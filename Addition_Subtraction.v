==> flow/design.v <==
module priority_encoder(
			input [24:0] significand,
			input [7:0] exp_a,
			output reg [24:0] Significand,
			output [7:0] exp_sub
			);
reg [4:0] shift;
always @(significand)
begin
	casex (significand)
		25'b1_1xxx_xxxx_xxxx_xxxx_xxxx_xxxx :	begin
													Significand = significand;
									 				shift = 5'd0;
								 			  	end
		25'b1_01xx_xxxx_xxxx_xxxx_xxxx_xxxx : 	begin
										 			Significand = significand << 1;
									 				shift = 5'd1;
								 			  	end
		25'b1_001x_xxxx_xxxx_xxxx_xxxx_xxxx : 	begin
										 			Significand = significand << 2;
									 				shift = 5'd2;
								 				end
		25'b1_0001_xxxx_xxxx_xxxx_xxxx_xxxx : 	begin
													Significand = significand << 3;
								 	 				shift = 5'd3;
								 				end
		25'b1_0000_1xxx_xxxx_xxxx_xxxx_xxxx : 	begin
									 				Significand = significand << 4;
								 	 				shift = 5'd4;
								 				end
		25'b1_0000_01xx_xxxx_xxxx_xxxx_xxxx : 	begin
									 				Significand = significand << 5;
								 	 				shift = 5'd5;
								 				end
		25'b1_0000_001x_xxxx_xxxx_xxxx_xxxx : 	begin						 
									 				Significand = significand << 6;
								 	 				shift = 5'd6;
								 				end
		25'b1_0000_0001_xxxx_xxxx_xxxx_xxxx : 	begin						 
									 				Significand = significand << 7;
								 	 				shift = 5'd7;
								 				end
		25'b1_0000_0000_1xxx_xxxx_xxxx_xxxx : 	begin						 
									 				Significand = significand << 8;
								 	 				shift = 5'd8;
								 				end
		25'b1_0000_0000_01xx_xxxx_xxxx_xxxx : 	begin						 
									 				Significand = significand << 9;
								 	 				shift = 5'd9;
								 				end
		25'b1_0000_0000_001x_xxxx_xxxx_xxxx : 	begin						 
									 				Significand = significand << 10;
								 	 				shift = 5'd10;
								 				end
		25'b1_0000_0000_0001_xxxx_xxxx_xxxx : 	begin						 
									 				Significand = significand << 11;
								 	 				shift = 5'd11;
								 				end
		25'b1_0000_0000_0000_1xxx_xxxx_xxxx : 	begin						 
									 				Significand = significand << 12;
								 	 				shift = 5'd12;
								 				end
		25'b1_0000_0000_0000_01xx_xxxx_xxxx : 	begin						 
									 				Significand = significand << 13;
								 	 				shift = 5'd13;
								 				end
		25'b1_0000_0000_0000_001x_xxxx_xxxx : 	begin						 
									 				Significand = significand << 14;
								 	 				shift = 5'd14;
								 				end
		25'b1_0000_0000_0000_0001_xxxx_xxxx  : 	begin						 
									 				Significand = significand << 15;
								 	 				shift = 5'd15;
								 				end
		25'b1_0000_0000_0000_0000_1xxx_xxxx : 	begin						 
									 				Significand = significand << 16;
								 	 				shift = 5'd16;
								 				end
		25'b1_0000_0000_0000_0000_01xx_xxxx : 	begin						 
											 		Significand = significand << 17;
										 	 		shift = 5'd17;
												end
		25'b1_0000_0000_0000_0000_001x_xxxx : 	begin						 
									 				Significand = significand << 18;
								 	 				shift = 5'd18;
								 				end
		25'b1_0000_0000_0000_0000_0001_xxxx : 	begin						 
									 				Significand = significand << 19;
								 	 				shift = 5'd19;
												end
		25'b1_0000_0000_0000_0000_0000_1xxx :	begin						 
									 				Significand = significand << 20;
								 					shift = 5'd20;
								 				end
		25'b1_0000_0000_0000_0000_0000_01xx : 	begin						 
									 				Significand = significand << 21;
								 	 				shift = 5'd21;
								 				end
		25'b1_0000_0000_0000_0000_0000_001x : 	begin						 
									 				Significand = significand << 22;
								 	 				shift = 5'd22;
								 				end
		25'b1_0000_0000_0000_0000_0000_0001 : 	begin						 
									 				Significand = significand << 23;
								 	 				shift = 5'd23;
								 				end
		25'b1_0000_0000_0000_0000_0000_0000 : 	begin						 
								 					Significand = significand << 24;
							 	 					shift = 5'd24;
								 				end
		default : 	begin
						Significand = (~significand) + 1'b1;
						shift = 8'd0;
					end
	endcase
end
assign exp_sub = exp_a - shift;
endmodule
module Addition_Subtraction(input i_clk,i_rst,
input [31:0] i_operand_a,i_operand_b,
input add_sub_signal,														 
output o_exception,
output reg [31:0] o_operand_o );
wire operation_add_sub_signal;
wire enable;
wire output_sign;
wire [31:0] op_a,op_b;
wire [23:0] significand_a,significand_b;
wire [7:0] exp_diff;
wire [23:0] significand_b_add_sub;
wire [7:0] exp_b_add_sub;
wire [24:0] significand_add;
reg [30:0] add_sum;
wire [23:0] significand_sub_complement;
wire [24:0] significand_sub;
wire [30:0] sub_diff;
wire [24:0] subtraction_diff;
wire [7:0] exp_sub;
assign {enable,op_a,op_b} = (i_operand_a[30:0] < i_operand_b[30:0]) ? {1'b1,i_operand_b,i_operand_a} : {1'b0,i_operand_a,i_operand_b};	 
assign exp_a = op_a[30:23];
assign exp_b = op_b[30:23];
assign o_exception = (&op_a[30:23]) | (&op_b[30:23]);				 
assign output_sign = add_sub_signal ? enable ? !op_a[31] : op_a[31] : op_a[31] ;
assign operation_add_sub_signal = add_sub_signal ? op_a[31] ^ op_b[31] : ~(op_a[31] ^ op_b[31]);
assign significand_a = (|op_a[30:23]) ? {1'b1,op_a[22:0]} : {1'b0,op_a[22:0]};							 
assign significand_b = (|op_b[30:23]) ? {1'b1,op_b[22:0]} : {1'b0,op_b[22:0]};
assign exp_diff = op_a[30:23] - op_b[30:23];											 
assign significand_b_add_sub = significand_b >> exp_diff;
assign exp_b_add_sub = op_b[30:23] + exp_diff;
assign perform = (op_a[30:23] == exp_b_add_sub);										 
assign significand_add = (perform & operation_add_sub_signal) ? (significand_a + significand_b_add_sub) : 25'd0;
assign significand_sub_complement = (perform & !operation_add_sub_signal) ? ~(significand_b_add_sub) + 24'd1 : 24'd0 ;
assign significand_sub = perform ? (significand_a + significand_sub_complement) : 25'd0;
priority_encoder pe(significand_sub,op_a[30:23],subtraction_diff,exp_sub);
assign sub_diff[30:23] = exp_sub;
assign sub_diff[22:0] = subtraction_diff[22:0];
always@(posedge i_clk,posedge i_rst) begin
if(i_rst) begin
o_operand_o <= 32'b0;
add_sum <= 31'b0;
end
else begin
 add_sum[22:0] <= significand_add[24] ? significand_add[23:1] : significand_add[22:0];  
 add_sum[30:23] <= significand_add[24] ? (1'b1 + op_a[30:23]) : op_a[30:23];  
 o_operand_o <= o_exception ? 32'b0 : ((!operation_add_sub_signal) ? {output_sign,sub_diff} : {output_sign,add_sum});
end
end
endmodule
* Step by step through the tools: Addition_Subtraction *
Tool output for the design above, in the order of the flow.
Lines are those of the file above, counted from 1.
Cell names lack the library's common part.
The mark -- stands for no value.

set-up
  design top = Addition_Subtraction
  clock = i_clk
  cell library = sky130hd
  timing corner = tt_025C_1v80

* Word level *
Counts by Yosys on the flattened word-level netlist (proc, flatten, opt, wreduce; memories kept). Register bits leave out memories and registers merged into their read ports (data or address); mux counts leave out enables and synchronous resets folded into registers. Print and check cells are left out. Cells with the same type and inputs are merged into one.

bit counts
  input bits = 67
  bits in registers = 63
  word-level cells = 66

operators by class
  reduce/logical cells = 6
  add/sub/neg operators = 8
  multiplexer cells = 15
  bitwise gates (word level) = 7
  equality and inequality tests = 26
  order comparisons = 1
  shift-type cells = 1

operator list
  kind                                                      number
  23-bit parallel mux with 25-bit select                    1
  5-bit parallel mux with 24-bit select                     1
  24-bit two-way mux                                        3
  65-bit two-way mux                                        1
  24-bit by 24-bit adder with 25-bit output                 2
  25-bit == test with constant B                            2
  25-bit two-way mux                                        2
  32-bit two-way mux                                        1
  31-bit < comparator                                       1
  31-bit two-way mux                                        1
  24-bit by 1-bit adder with 24-bit output with constant B  1
  24-bit == test with constant B                            1
  24-bit by 8-bit right shift with 24-bit output            1
  24-bit inverter                                           1
  23-bit by 1-bit adder with 23-bit output with constant B  1
  23-bit == test with constant B                            1
  23-bit inverter                                           1
  23-bit two-way mux                                        1
  22-bit == test with constant B                            1
  21-bit == test with constant B                            1
  20-bit == test with constant B                            1
  19-bit == test with constant B                            1
  18-bit == test with constant B                            1
  17-bit == test with constant B                            1
  16-bit == test with constant B                            1
  8-bit AND reduction                                       2
  8-bit OR reduction                                        2
  15-bit == test with constant B                            1

Not listed: further kinds 25, cells in them 29.

* Longest topological paths *
Depth = most cells in a row (Yosys ltp): at word level without a register or memory, in the mapped netlist without a sequential cell, where the memories' decode and read muxes count.

logic depth
  depth after elaboration = 15
  ABC_AREA = 0
  depth in mapped cells = 61

* Netlist *
Yosys stat after the flow's synthesis: flattened, memories mapped to cells. It holds for the ABC_AREA given above (unset counts as 0); a run with the other value may have another netlist.

cells by type
  type       number  total area (sq um)
  dfrtp_1    63      1.58E+03
  ha_1       98      1.23E+03
  mux4_2     29      653.126
  nor2_1     174     653.126
  mux2i_1    64      640.614
  xnor2_1    64      560.538
  nand2_1    144     540.518
  a21oi_1    101     505.485
  o21ai_0    95      475.456
  xor2_1     39      341.578
  clkbuf_1   88      330.317
  nor3_1     66      330.317
  o22ai_1    49      306.544
  nand3_1    61      305.293
  nand4_1    47      294.032
  inv_1      74      277.766
  nor4_1     37      231.472
  a2111oi_0  19      166.41

Other cell types: 80; their cells: 447.

mapped netlist
  area of sequential cells = 1576.5 sq um
  chip area (Yosys) = 13035.0 sq um
  cell count = 1759
  flip-flops = 63
  buffers = 123

The figures by module come from a second, unflattened synthesis with its own total; it is not the netlist above.

second synthesis, totals
  cell total of the unflattened synthesis = 1660
  area (unflattened synthesis) = 12150.4 sq um

Each row is one instance without its submodules.

by module
  module                times used  area (sq um)  cells
  Addition_Subtraction  1           8986.1        1167
  priority_encoder      1           3164.3        493

* Timing after synthesis *
Path of least setup slack by OpenSTA after synthesis, without wires, with an ideal clock, recovery checks aside; 20% of the period is set as input and as output delay. Where synthesis merged equal registers, the netlist keeps one of their names.

timing post-synthesis
  kind = input to register
  start = input i_operand_b[20]
  end = register o_operand_o[30]
  stages on the path = 54
  setup slack = 5312 ps
  launch time at the first pin = 4280 ps
  data arrival time = 15952 ps
  library setup time = 136 ps
  path delay = 11808 ps
  period = 21400 ps
  path buffers = 10
  synthesis period reached = 16088 ps

"path delay" is the arrival time less input delay plus setup time.
"stages on the path": output pins that drive a net of the path, with the launching flip-flop's if there is one; two outputs of one cell count as two.
"synthesis period reached" is the clock period less the worst setup slack; recovery checks do not enter. This is arithmetic on one report: input and output delays are still those of the set period (20% each).
Between the ends stands the longest chain of elaborated cells between them, by number of cells; it is not shown to be the way that was timed. Of several equally long chains one is given.
A line is the first line of the expression or statement that the cell stems from. Yosys adds cells for indexed reads and writes and turns some case tables into memories.

on the way, post-synthesis
  cell sequence = inv_1 ha_1 a211oi_1 nor2_1 a2111oi_0 o21ai_2 a21oi_1 buf_2 buf_2 buf_1 clkbuf_1 o21ai_0 ha_1 o21a_1 nor2_1 a21oi_1 xnor2_1 o311ai_1 [... 18 more ...] clkbuf_1 nand2_1 nor4_2 nand3_1 clkbuf_1 nor3_1 a31oi_1 nor4b_1 ha_1 a21o_1 a21o_1 a21o_1 a21oi_1 nand3_1 xnor2_1 nor2_1 a21oi_1 nor2_1
  cells in the longest elaborated chain = 15
  elaborated cells between the ends (all ways) = 51

RTL lines, path post-synthesis
  what                                            line  RTL
  start: declaration                              120   input [31:0] i_operand_a,i_operand_b,
  31-bit < comparator                             139   assign {enable,op_a,op_b} = (i_operand_a[30:0] < i_operand_b[30:0]) ? {1'b1,i_operand_b,i_operand_a} : {1'b0,i ...
  65-bit two-way mux                              139
  8-bit OR reduction                              146   assign significand_b = (|op_b[30:23]) ? {1'b1,op_b[22:0]} : {1'b0,op_b[22:0]};
  24-bit two-way mux                              146
  24-bit by 8-bit right shift with 24-bit output  148   assign significand_b_add_sub = significand_b >> exp_diff;
  24-bit inverter                                 152   assign significand_sub_complement = (perform & !operation_add_sub_signal) ? ~(significand_b_add_sub) + 24'd1 : ...
  24-bit by 1-bit adder with 24-bit output        152
  24-bit two-way mux                              152
  24-bit by 24-bit adder with 25-bit output       153   assign significand_sub = perform ? (significand_a + significand_sub_complement) : 25'd0;
  25-bit two-way mux                              153
  25-bit == test                                  10    casex (significand)
  5-bit parallel mux with 24-bit select           10
  8-bit by 5-bit subtractor with 8-bit output     117   assign exp_sub = exp_a - shift;
  31-bit two-way mux                              165   o_operand_o <= o_exception ? 32'b0 : ((!operation_add_sub_signal) ? {output_sign,sub_diff} : {output_sign,add_ ...
  32-bit two-way mux                              165
  end: assignment                                 159   o_operand_o <= 32'b0;
  end: assignment                                 165
  end: declaration                                123   output reg [31:0] o_operand_o );

* Worst path after layout *
From the final timing report of flow run 1: the path of least setup slack in the routed layout; clock arrival at registers is part of the times.
The path's times are printed in steps of 10 ps; the period is the one set.

timing post-layout
  kind = input to register
  start = input i_operand_a[19]
  end = register o_operand_o[28]
  launch time at the first pin = 2060 ps
  data arrival time = 11790 ps
  library setup time = 110 ps
  path buffers = 10
  setup slack = -1240 ps
  stages on the path = 50
  period = 10300 ps

Between the ends stands the longest chain of elaborated cells between them, by number of cells; it is not shown to be the way that was timed. Of several equally long chains one is given.

on the way, post-layout
  cell sequence = clkdlybuf4s15_2 ha_4 nand4_1 buf_4 buf_4 buf_4 or3_4 o2111a_1 nor2_2 ha_4 mux4_2 a222oi_1 buf_4 mux2i_1 a221oi_1 nor4_2 inv_1 ha_1 [... 14 more ...] o22a_1 nand2_4 nor4_4 nand3_2 nor4_4 or2_4 or3_4 nor4b_4 ha_1 a21o_1 a21o_1 a21o_1 a21oi_2 buf_4 xor2_1 nor2_1 a21oi_1 nor2_1
  cells in the longest elaborated chain = 15
  elaborated cells between the ends (all ways) = 51

RTL lines, path post-layout
  what                                            line  RTL
  start: declaration                              120   input [31:0] i_operand_a,i_operand_b,
  31-bit < comparator                             139   assign {enable,op_a,op_b} = (i_operand_a[30:0] < i_operand_b[30:0]) ? {1'b1,i_operand_b,i_operand_a} : {1'b0,i ...
  65-bit two-way mux                              139
  8-bit OR reduction                              146   assign significand_b = (|op_b[30:23]) ? {1'b1,op_b[22:0]} : {1'b0,op_b[22:0]};
  24-bit two-way mux                              146
  24-bit by 8-bit right shift with 24-bit output  148   assign significand_b_add_sub = significand_b >> exp_diff;
  24-bit inverter                                 152   assign significand_sub_complement = (perform & !operation_add_sub_signal) ? ~(significand_b_add_sub) + 24'd1 : ...
  24-bit by 1-bit adder with 24-bit output        152
  24-bit two-way mux                              152
  24-bit by 24-bit adder with 25-bit output       153   assign significand_sub = perform ? (significand_a + significand_sub_complement) : 25'd0;
  25-bit two-way mux                              153
  25-bit == test                                  10    casex (significand)
  5-bit parallel mux with 24-bit select           10
  8-bit by 5-bit subtractor with 8-bit output     117   assign exp_sub = exp_a - shift;
  31-bit two-way mux                              165   o_operand_o <= o_exception ? 32'b0 : ((!operation_add_sub_signal) ? {output_sign,sub_diff} : {output_sign,add_ ...
  32-bit two-way mux                              165
  end: assignment                                 159   o_operand_o <= 32'b0;
  end: assignment                                 165
  end: declaration                                123   output reg [31:0] o_operand_o );

## Implementation results

Module Addition_Subtraction, platform sky130hd: 2 stored runs of the flow (Yosys, OpenROAD) with differing settings, in no particular order. Input and output delays are each 20% of the period that was set; the output load is 0.01 pF.
"period reached" = clock period - worst setup slack. The figure is calculated, with input and output delays left at 20% of the set period.
"time of the worst setup path" is the time allowed to the run's worst setup path (the clock period less input and output delay, where it has them) less its slack. Clock arrival times count: a late capture clock shortens it, a late launch clock lengthens it.
"time of the worst setup path" is known to 10 ps.
A setting shown as . is not set for that run.
A result given as . is not shown for that run.

item                                      flow run 1         flow run 2
period_ns                                 10.3               19.9
CAP_MARGIN                                20                 20
CORE_MARGIN                               2                  2
CORE_UTILIZATION                          40                 45
SLEW_MARGIN                               20                 20
SETUP_SLACK_MARGIN                        .                  1.25
PLACE_DENSITY_LB_ADDON                    .                  0.0
CELL_PAD_IN_SITES_GLOBAL_PLACEMENT        .                  3
GPL_TIMING_DRIVEN                         .                  1
MIN_ROUTING_LAYER                         .                  met1
MAX_ROUTING_LAYER                         .                  met5
standard-cell area after routing (sq um)  21888.5            .
worst slack on setup checks (ps)          -1245              .
time of the worst setup path (ps)         9480               .
critical path type                        input to register  .
period reached (ps)                       11545              .
total negative setup slack (ps)           -15429             .
post-synthesis cell area (sq um)          13035.0            .
smallest hold slack (ps)                  500                .
area inside the die boundary (sq um)      34047.6            .

Flow run 2: not finished: placement ended with error FLW-0024
