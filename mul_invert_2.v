==> flow/design.v <==
module mul_invert_2(
input i_clk,i_rst,i_start,
input [31:0] i_operand_a,
input [31:0] i_operand_b,
output reg [31:0] o_operand_o,
output o_exception,o_overflow,o_underflow,
output reg o_done
);
wire overflow,underflow;
reg [8:0] exponent;
wire [8:0] sum_exponent;
reg [22:0] product_mantissa;
wire [23:0] op_a,op_b;
reg [47:0] product;
wire [47:0] product_normalised;
reg [31:0] temp_o;
wire sign,normalised,zero;
wire exception,round;
assign o_exception = exception;
assign o_overflow  = overflow;
assign o_underflow = underflow;
assign sign = i_operand_a[31] ^ i_operand_b[31];				 
assign exception = (&i_operand_a[30:23]) | (&i_operand_b[30:23]);  
assign op_a = (|i_operand_a[30:23]) ? {1'b1,i_operand_a[22:0]} : {1'b0,i_operand_a[22:0]};
assign op_b = (|i_operand_b[30:23]) ? {1'b1,i_operand_b[22:0]} : {1'b0,i_operand_b[22:0]};
assign normalised = product[47] ? 1'b1 : 1'b0;
assign product_normalised = normalised ? product : product << 1;
assign round = |product_normalised[22:0];
assign zero = exception ? 1'b0 : (product_mantissa == 23'd0) ? 1'b1 : 1'b0;
assign sum_exponent = i_operand_a[30:23] + i_operand_b[30:23];
assign overflow = ((exponent[8] & !exponent[7]) & !zero); 									 
assign underflow = ((exponent[8] & exponent[7]) & !zero) ? 1'b1 : 1'b0; 							 
always@(posedge i_clk,posedge i_rst) begin
if(i_rst) begin
o_operand_o <= 32'b0;
exponent <= 8'b0;
product_mantissa <= 23'b0;
product <= 48'b0;
end
else begin
 product <= op_a * op_b;
 product_mantissa <= product_normalised[46:24] + (product_normalised[23] & round);
 exponent <= sum_exponent - 8'd127 + normalised;
 o_operand_o <= exception ? 32'd0 : zero ? {sign,31'd0} : overflow ? {sign,8'hFF,23'd0} : underflow ? {sign,31'd0} : {sign,exponent[7:0],product_mantissa};
end
end
endmodule
# Reports on mul_invert_2
# Tool output for the design above, in the order of the flow.
# Lines are those of the file above, counted from 1.
# Operators: Yosys type, input widths -> output width; for muxes data width and select width s.
# Cell names lack the library's common part.
inputs:
  design: "mul_invert_2"
  clock: "i_clk"
  library: "sky130hd"
  lib_corner: "tt_025C_1v80"

# Elaborated design
# Yosys after proc, flatten, opt, wreduce and memory -nomap, before mapping. Enables and synchronous resets that opt folds into registers are not counted as muxes. Memory bits, and registers merged into a memory's read port (data or address), are not among the register bits. Print and check cells are not counted. Equal cells are merged and count once.
classes:
  n_addsub: 4
  mul: 1
  mux: 11
  logic: 7
  n_reduce_logical: 8
ops:
  columns: ["operator", "count"]
  rows:
  - ["$mul 24x24->48", 1]
  - ["$mux 31", 3]
  - ["$mux 24", 2]
  - ["$mux 47", 1]
  - ["$mux 32", 1]
  - ["$add 23x1->23", 1]
  - ["$logic_not 23->1", 1]
  - ["$reduce_or 23->1", 1]
  - ["$reduce_and 8->1", 2]
  - ["$reduce_or 8->1", 2]
  - ["$add 8x8->9", 1]
  - ["$add 9x1->9", 1]
  - ["$sub 9x7->9 const B", 1]
  - ["$and 1x1->1", 5]
  - ["$mux 1", 4]
  - ["$logic_not 1->1", 2]
  - ["$or 1x1->1", 1]
  - ["$xor 1x1->1", 1]
word_totals:
  ff_bits: 112
  in_bits: 67
  out_inout_bits: 36
  elab_cells: 35

# Longest topological paths
# Depth = most cells in a row (Yosys ltp): at word level without a register or memory, in the mapped netlist without a sequential cell, where the memories' decode and read muxes count.
logic_depth:
  ltp_word: 10
  ABC_AREA: 0
  depth_mapped: 26
  depth_no_buf: 24

# After synthesis
# The flow's flattened synthesis, as Yosys stat reports it; memories are mapped. The netlist is that of the ABC_AREA named above (0 if unset); the other value can give another one.
by_type:
  columns: ["cell_type", "count", "area_total_um2"]
  rows:
  - ["fa_1", 483, 9.67E+03]
  - ["dfrtp_1", 112, 2.8E+03]
  - ["ha_1", 192, 2.4E+03]
  - ["inv_1", 540, 2.03E+03]
  - ["and2_1", 262, 1.64E+03]
  - ["nand2_1", 386, 1448.89]
  - ["xnor2_1", 52, 455.437]
  - ["clkbuf_1", 114, 427.91]
  - ["a21oi_1", 71, 355.341]
  - ["xor2_1", 28, 245.235]
  - ["a21o_1", 24, 180.173]
  - ["nor2_1", 43, 161.405]
  - ["o21ai_0", 26, 130.125]
  - ["nand3_1", 24, 120.115]
  - ["mux2i_1", 10, 100.096]
  - ["nand4_1", 15, 93.84]
  - ["nor4_1", 15, 93.84]
  - ["nor2b_1", 12, 75.072]
# Not listed: further types 51, cells in them 118.
synth_totals:
  mapped_cells: 2527
  synth_area_mm2: 0.0233787
  sequential_area_mm2: 0.0028027
  ff_cells: 112
  n_buf: 119

# Path before layout
# OpenSTA on the mapped netlist: ideal clock, no wires. The path of least setup slack (recovery checks aside). Input and output delay are each 20% of the period. Register names are those of the netlist, which keeps one name where synthesis merged equal registers.
synth_path:
  path_type: "input port to flip-flop"
  from: "in i_operand_a[23]"
  to: "reg (name not given)"
  tclk_ns: 11.4
  in_delay_ns: 2.280
  setup_time_ns: 0.080
  t_first_pin_ns: 2.280
  t_arrival_ns: 8.592
  t_required_ns: 11.320
  path_slack_ns: 2.728
  delay_ns: 6.392
  stages: 25
  n_path_buf: 2
  period_less_setup_slack_ns: 8.672
# "delay_ns" = arrival - input delay + setup time.
# "stages" counts driving pins, that of a launching flip-flop among them; a cell with two outputs on the path counts twice.
# "period_less_setup_slack_ns" is the clock period less the worst setup slack; recovery checks do not enter. This is arithmetic on one report: input and output delays are still those of the set period (20% each).
# Between the ends stands the longest chain of elaborated cells between them, by number of cells; it is not shown to be the way that was timed. Of several equally long chains one is given.
# A line is the first line of the expression or statement that the cell stems from. Yosys adds cells for indexed reads and writes and turns some case tables into memories.
synth_between:
  cell_sequence: "nor4_1 -> nand2_1 -> clkbuf_1 -> and2_1 -> fa_1 -> fa_1 -> fa_1 -> inv_1 -> fa_1 -> inv_1 -> fa_1 -> inv_1 -> fa_1 -> inv_1 -> fa_1 -> ha_1 -> buf_2 -> and3_1 -> nand2_2 -> nor3b_1 -> a221oi_1 -> o221ai_2 -> o31a_1 -> a311oi_2 -> xnor2_1"
  elab_chain_cells: 3
  cone_cells: 3
  cone_lines: 2
  cone_classes: "mul: 1; mux: 1; reduce/logical: 1"
synth_rtl:
  columns: ["item", "line_no", "source"]
  rows:
  - ["start, declared", 3, "input [31:0] i_operand_a,"]
  - ["$reduce_or 8->1", 24, "assign op_a = (|i_operand_a[30:23]) ? {1'b1,i_operand_a[22:0]} : {1'b0,i_operand_a[22:0]};"]
  - ["$mux 24", 24, null]
  - ["$mul 24x24->48", 41, null]
  - ["end, assigned", 38, null]
  - ["end, assigned", 41, null]
  - ["end, declared", 14, null]

# Path in the finished layout
# Path of least setup slack in the final report of record 1 (OpenROAD, finished layout, wires in). Where an end is a register, its clock arrival counts in the times.
layout_path:
  path_type: "input port to flip-flop"
  from: "in i_operand_b[30]"
  to: "reg (name not given)"
  tclk_ns: 8.66
  in_delay_ns: 1.73
  setup_time_ns: 0.09
  t_first_pin_ns: 1.73
  t_arrival_ns: 8.30
  t_required_ns: 8.92
  path_slack_ns: 0.61
  stages: 24
  n_path_buf: 4
# Between the ends stands the longest chain of elaborated cells between them, by number of cells; it is not shown to be the way that was timed. Of several equally long chains one is given.
layout_between:
  cell_sequence: "buf_4 -> nor4_4 -> nand2_4 -> buf_6 -> buf_6 -> and2_4 -> fa_1 -> inv_2 -> fa_1 -> fa_2 -> fa_1 -> fa_1 -> fa_1 -> fa_2 -> inv_2 -> ha_4 -> o21a_1 -> o211ai_1 -> a211oi_2 -> buf_4 -> o31a_1 -> or2_1 -> a21oi_2 -> xnor2_1"
  elab_chain_cells: 3
  cone_cells: 3
  cone_lines: 2
  cone_classes: "mul: 1; mux: 1; reduce/logical: 1"
layout_rtl:
  columns: ["item", "line_no", "source"]
  rows:
  - ["start, declared", 4, "input [31:0] i_operand_b,"]
  - ["$reduce_or 8->1", 25, "assign op_b = (|i_operand_b[30:23]) ? {1'b1,i_operand_b[22:0]} : {1'b0,i_operand_b[22:0]};"]
  - ["$mux 24", 25, null]
  - ["$mul 24x24->48", 41, null]
  - ["end, assigned", 38, null]
  - ["end, assigned", 41, null]
  - ["end, declared", 14, null]

Subject: flow runs of mul_invert_2

Hi,

Stored flow runs of mul_invert_2 (2 of them; Yosys, OpenROAD, sky130hd). They differ in their settings and are not a sequence. Constraints: input delay and output delay 20% of the set period each, output load 0.01 pF.
By "achieved_period_ns" is meant the clock period of the run minus its worst setup slack. This is arithmetic on one report: input and output delays are still those of the set period (20% each).

--- record 1 ---
==> flow/run.sh <==
#!/bin/bash
# the make line also repeats the synthesis and layout settings of config.mk as NAME=value (left out here)
make -C /OpenROAD-flow-scripts/flow DESIGN_CONFIG=/design/flow/config.mk WORK_HOME=/design/flow/orfs CLKGATE_MAP_FILE= finish
==> flow/config.mk <==
export PLATFORM = sky130hd
export DESIGN_NAME = mul_invert_2
export DESIGN_NICKNAME = mul_invert_2
export VERILOG_FILES = /design/flow/design.v
export SDC_FILE = /design/flow/constraint.sdc
export NUM_CORES = 4
export LEC_CHECK = 0
export CAP_MARGIN = 30
export CELL_PAD_IN_SITES_DETAIL_PLACEMENT = 1
export CORE_MARGIN = 8
export CORE_UTILIZATION = 25
export CTS_CLUSTER_DIAMETER = 287
export PLACE_DENSITY_LB_ADDON = 0.08
export SETUP_SLACK_MARGIN = 1.94
export SLEW_MARGIN = 20
export TNS_END_PERCENT = 25
==> flow/constraint.sdc <==
create_clock -name core_clock -period 8.66 [get_ports {i_clk}]
set_input_delay 1.7320 -clock core_clock [delete_from_list [all_inputs] [get_ports {i_clk}]]
set_output_delay 1.7320 -clock core_clock [all_outputs]
set_load 0.01 [all_outputs]

==> results, as YAML <==
results:
  final_stdcell_area_mm2: 0.0297836
  yosys.chip_area_mm2: 0.0233787
  setup_ws_ns: 0.615
  fin_hold_ws_ns: 0.484
  achieved_period_ns: 8.045
  final_die_area_mm2: 0.103555

--- record 2 ---
==> flow/run.sh <==
#!/bin/bash
# the make line also repeats the synthesis and layout settings of config.mk as NAME=value (left out here)
make -C /OpenROAD-flow-scripts/flow DESIGN_CONFIG=/design/flow/config.mk WORK_HOME=/design/flow/orfs CLKGATE_MAP_FILE= finish
==> flow/config.mk <==
export PLATFORM = sky130hd
export DESIGN_NAME = mul_invert_2
export DESIGN_NICKNAME = mul_invert_2
export VERILOG_FILES = /design/flow/design.v
export SDC_FILE = /design/flow/constraint.sdc
export NUM_CORES = 4
export LEC_CHECK = 0
export CAP_MARGIN = 20
export CORE_MARGIN = 2
export CORE_UTILIZATION = 40
export SETUP_SLACK_MARGIN = -0.28
export SLEW_MARGIN = 20
==> flow/constraint.sdc <==
create_clock -name core_clock -period 8.67 [get_ports {i_clk}]
set_input_delay 1.7340 -clock core_clock [delete_from_list [all_inputs] [get_ports {i_clk}]]
set_output_delay 1.7340 -clock core_clock [all_outputs]
set_load 0.01 [all_outputs]

==> results, as YAML <==
results:
  final_stdcell_area_mm2: 0.026608
  yosys.chip_area_mm2: 0.0233787
  setup_ws_ns: 0.090
  fin_hold_ws_ns: 0.477
  achieved_period_ns: 8.580
  final_die_area_mm2: 0.0603955

Regards
